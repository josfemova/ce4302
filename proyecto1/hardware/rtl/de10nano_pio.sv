==> flow/design.v <==
module de10nano_pio #(
    parameter WIDTH = 32
) (
    output logic [7:0] LED,
    input [3:0] SW,
    input [1:0] KEY,
    inout [31:0] GPIO0,   
    inout [31:0] GPIO1,   
    input clk,
    input we,
    input [(WIDTH-1):0] wd,
    input [(WIDTH-1):0] addr,
    output reg [(WIDTH-1):0] rd
);
  logic [31:0] port_r;
  logic [ 7:0] LED_w;
  logic [31:0] GPIO0_w;   
  logic [31:0] GPIO1_w;   
  logic [31:0] GPIO0_r;   
  logic [31:0] GPIO1_r;   
  reg   [31:0] GPIO0_DIR;   
  reg   [31:0] GPIO1_DIR;   
  genvar i;
  generate
    for (i = 0; i < 32; i = i + 1) begin : gen_gpio_ctrl
      assign GPIO0[i]   = (GPIO0_DIR[i]) ? GPIO0_w[i] : 1'bz;
      assign GPIO0_r[i] = (GPIO0_DIR[i]) ? GPIO0_w[i] : GPIO0[i];
      assign GPIO1[i]   = (GPIO1_DIR[i]) ? GPIO0_w[i] : 1'bz;
      assign GPIO1_r[i] = (GPIO1_DIR[i]) ? GPIO1_w[i] : GPIO1[i];
    end
  endgenerate
  always @(*) begin
    LED = LED_w;
    case (addr[4:2])
      3'b001: begin
        port_r = {28'b0, SW};
      end
      3'b010: begin
        port_r = {30'b0, KEY};
      end
      3'b011: begin
        port_r = GPIO0_r;
      end
      3'b100: begin
        port_r = GPIO0_DIR;
      end
      3'b101: begin
        port_r = GPIO1_r;
      end
      3'b110: begin
        port_r = GPIO1_DIR;
      end
      default: begin
        port_r = 32'b0;
      end
    endcase
  end
  always @(posedge clk) begin
    rd <= port_r;
    if (we) begin
      case (addr[4:2])
        3'b000: LED_w <= wd[7:0];
        3'b011: GPIO0_w <= wd;
        3'b100: GPIO0_DIR <= wd;
        3'b101: GPIO1_w <= wd;
        3'b110: GPIO1_DIR <= wd;
      endcase
    end
  end
endmodule
# From RTL to reports: de10nano_pio
# The steps from the RTL of de10nano_pio to its reports follow in flow order.
# Line numbers count from 1 in the design file above.
# Operators carry their Yosys type and port widths (W data, S select, Z words).
# Cell names lack the library's common part.
# The mark n/a stands for no value.
dict set report setup {
  top_module {de10nano_pio}
  clock_port {clk}
  cell_library {sky130hd}
  pvt_corner {tt_025C_1v80}
}

# Word-level counts
# Source: Yosys, flattened and elaborated, memories not mapped. Widths are those after wreduce. Registers that Yosys merges into a memory's read port (data or address) are not register bits. Print and check cells do not count. Equal cells are merged and count once.
dict set report op_classes {
  reduce_logical 6
  n_eq 6
  mux 129
}
# op n
set ops {}
lappend ops {{$pmux W32 S6} 1}
lappend ops {{$mux W1} 128}
lappend ops {{$reduce_and A2 Y1} 5}
lappend ops {{$eq A3 B3 Y1 const B} 3}
lappend ops {{$eq A3 B2 Y1 const B} 2}
lappend ops {{$eq A3 B1 Y1 const B} 1}
lappend ops {{$logic_not A3 Y1} 1}
dict set report word_totals {
  ff_bits 168
  input_bits 72
  wordCells 147
  out_inout_bits 104
}

# Logic depth
# Depth = most cells in a row (Yosys ltp): at word level without a register or memory, in the mapped netlist without a sequential cell, where the memories' decode and read muxes count.
dict set report logic_depth {
  ltp_word 3
  ABC_AREA 1
  mapped_depth 9
}

# Netlist
# The flow's flattened synthesis, as Yosys stat reports it; memories are mapped. The netlist is that of the ABC_AREA named above (0 if unset); the other value can give another one.
dict set report mapped {
  flip_flops 168
  seqArea_mm2 0.0047245
  cell_count 528
  area_mm2 0.0065738
}
# cell n
set types {}
lappend types {edfxtp_1 136}
lappend types {dfxtp_1 32}
lappend types {nand4_1 95}
lappend types {nand2_1 78}
lappend types {buf_4 37}
lappend types {nand3_1 33}
lappend types {o21ai_0 31}
lappend types {inv_1 38}
lappend types {buf_2 17}
lappend types {clkbuf_1 9}
lappend types {nor2_1 8}
lappend types {nor4_1 3}
lappend types {inv_2 3}
lappend types {a21oi_1 2}
lappend types {nand3_2 1}
lappend types {buf_1 2}
lappend types {nor2_2 1}
lappend types {nor3_1 1}
lappend types {clkinv_1 1}

# Worst setup path after synthesis
# Path of least setup slack by OpenSTA after synthesis, without wires, with an ideal clock, recovery checks aside; 20% of the period is set as input and as output delay. Where synthesis merged equal registers, the netlist keeps one of their names.
dict set report synth_timing {
  path_kind {input port to flip-flop}
  startpoint {in addr[3]}
  endpoint {reg GPIO0_DIR[0]}
  tclk_ns 6.37
  path_delay_ns 4.022
  t_arrival_ns 4.795
  setup_time_ns 0.501
  required_ns 5.869
  t_first_pin_ns 1.274
  setup_slack_ns 1.074
  input_delay_ns 1.274
  stages 3
  period_less_setup_slack_ns 5.296
}
# "path_delay_ns" = arrival - input delay + setup time.
# "stages": output pins that drive a net of the path, with the launching flip-flop's if there is one; two outputs of one cell count as two.
# "period_less_setup_slack_ns" is the clock period less the worst setup slack; recovery checks do not enter. This is arithmetic on one report: input and output delays are still those of the set period (20% each).
# Between the ends stands the longest chain of elaborated cells between them, by number of cells; it is not shown to be the way that was timed. Of several equally long chains one is given.
# Each line given opens the expression or statement behind the cell; cells for indexed reads and writes are added by Yosys, which also makes memories of some case tables.
dict set report synth_via {
  path_cell_list {buf_2 clkbuf_1 nor4_1}
  elab_chain_cells 2
  cells_between 2
  cone_classes {1 x eq/ne; 1 x reduce/logical}
}
# element line_no
set synth_rtl {}
lappend synth_rtl {{start, declared} 12} ;# input [(WIDTH-1):0] addr,
lappend synth_rtl {{$eq A3 B3 Y1} 61} ;# case (addr[4:2])
lappend synth_rtl {{$reduce_and A2 Y1} n/a}
lappend synth_rtl {{end, assigned} 64} ;# 3'b100: GPIO0_DIR <= wd;
lappend synth_rtl {{end, declared} 21} ;# reg   [31:0] GPIO0_DIR;

# Worst path after layout
# From the final timing report of flow run A: the path of least setup slack in the routed layout; clock arrival at registers is part of the times.
dict set report layout_timing {
  path_kind {input port to flip-flop}
  startpoint {in addr[4]}
  endpoint {reg (name not given)}
  stages 5
  t_first_pin_ns 1.04
  required_ns 5.31
  tclk_ns 5.19
  setup_time_ns 0.30
  input_delay_ns 1.04
  t_arrival_ns 2.92
  setup_slack_ns 2.39
}
dict set report layout_via {
  path_cell_list {buf_2 inv_2 nand3_1 nor2_4 buf_4}
}
# element line_no
set layout_rtl {}
lappend layout_rtl {{start, declared} 12} ;# input [(WIDTH-1):0] addr,
# No chain of elaborated cells between the ends is given.

; Measured results for de10nano_pio: 2 stored runs of the Yosys and OpenROAD flow on sky130hd. The settings differ; the order carries no meaning. The constraints put input and output delay at 20% of the set period each and load the outputs with 0.01 pF.
; "achievedPeriod_ns" means the clock period less the worst setup slack. The figure is calculated, with input and output delays left at 20% of the set period.
; By "worst_path_ns" is meant the share of the clock period that the worst setup path is allowed (20% is reserved at inputs, 20% at outputs), minus its slack. Clock arrival times at its registers enter into it.
; "power.total_uw" rests on the timing tool's default activity at the inputs, not on a simulated workload.

[flow run A: settings]
period_ns = 5.19
CORE_UTILIZATION = 28
PLACE_DENSITY_LB_ADDON = 0.19
CORE_MARGIN = 6
ABC_AREA = 1
GPL_TIMING_DRIVEN = 1
CTS_CLUSTER_DIAMETER = 375
CAP_MARGIN = 20
SLEW_MARGIN = 20
[flow run A: results]
final_setup_tns_ns = 0.000
power.total_uw = 3077
synthArea_mm2 = 0.0065738
achievedPeriod_ns = 2.795
setup_worst_slack_ns = 2.395
worst_path_ns = 1.76
critical_path_type = input port to flip-flop
design.die.area_mm2 = 0.0272993
final_stdcell_area_mm2 = 0.0081015
finish.utilization_frac = 0.355
worst_hold_slack_ns = 0.495

[flow run B: settings]
period_ns = 2.89
CORE_UTILIZATION = 36
SETUP_SLACK_MARGIN = 0.65
PLACE_DENSITY_LB_ADDON = 0.06
CORE_MARGIN = 5
CELL_PAD_IN_SITES_DETAIL_PLACEMENT = 1
TNS_END_PERCENT = 40
ABC_AREA = 1
GPL_TIMING_DRIVEN = 0
GPL_ROUTABILITY_DRIVEN = 1
CTS_CLUSTER_DIAMETER = 180
CAP_MARGIN = 20
SLEW_MARGIN = 20
[flow run B: results]
final_setup_tns_ns = 0.000
power.total_uw = 5582
synthArea_mm2 = 0.0065738
achievedPeriod_ns = 2.156
setup_worst_slack_ns = 0.734
worst_path_ns = 1.58
critical_path_type = input port to flip-flop
design.die.area_mm2 = 0.0210627
final_stdcell_area_mm2 = 0.008562
finish.utilization_frac = 0.477
worst_hold_slack_ns = 0.346
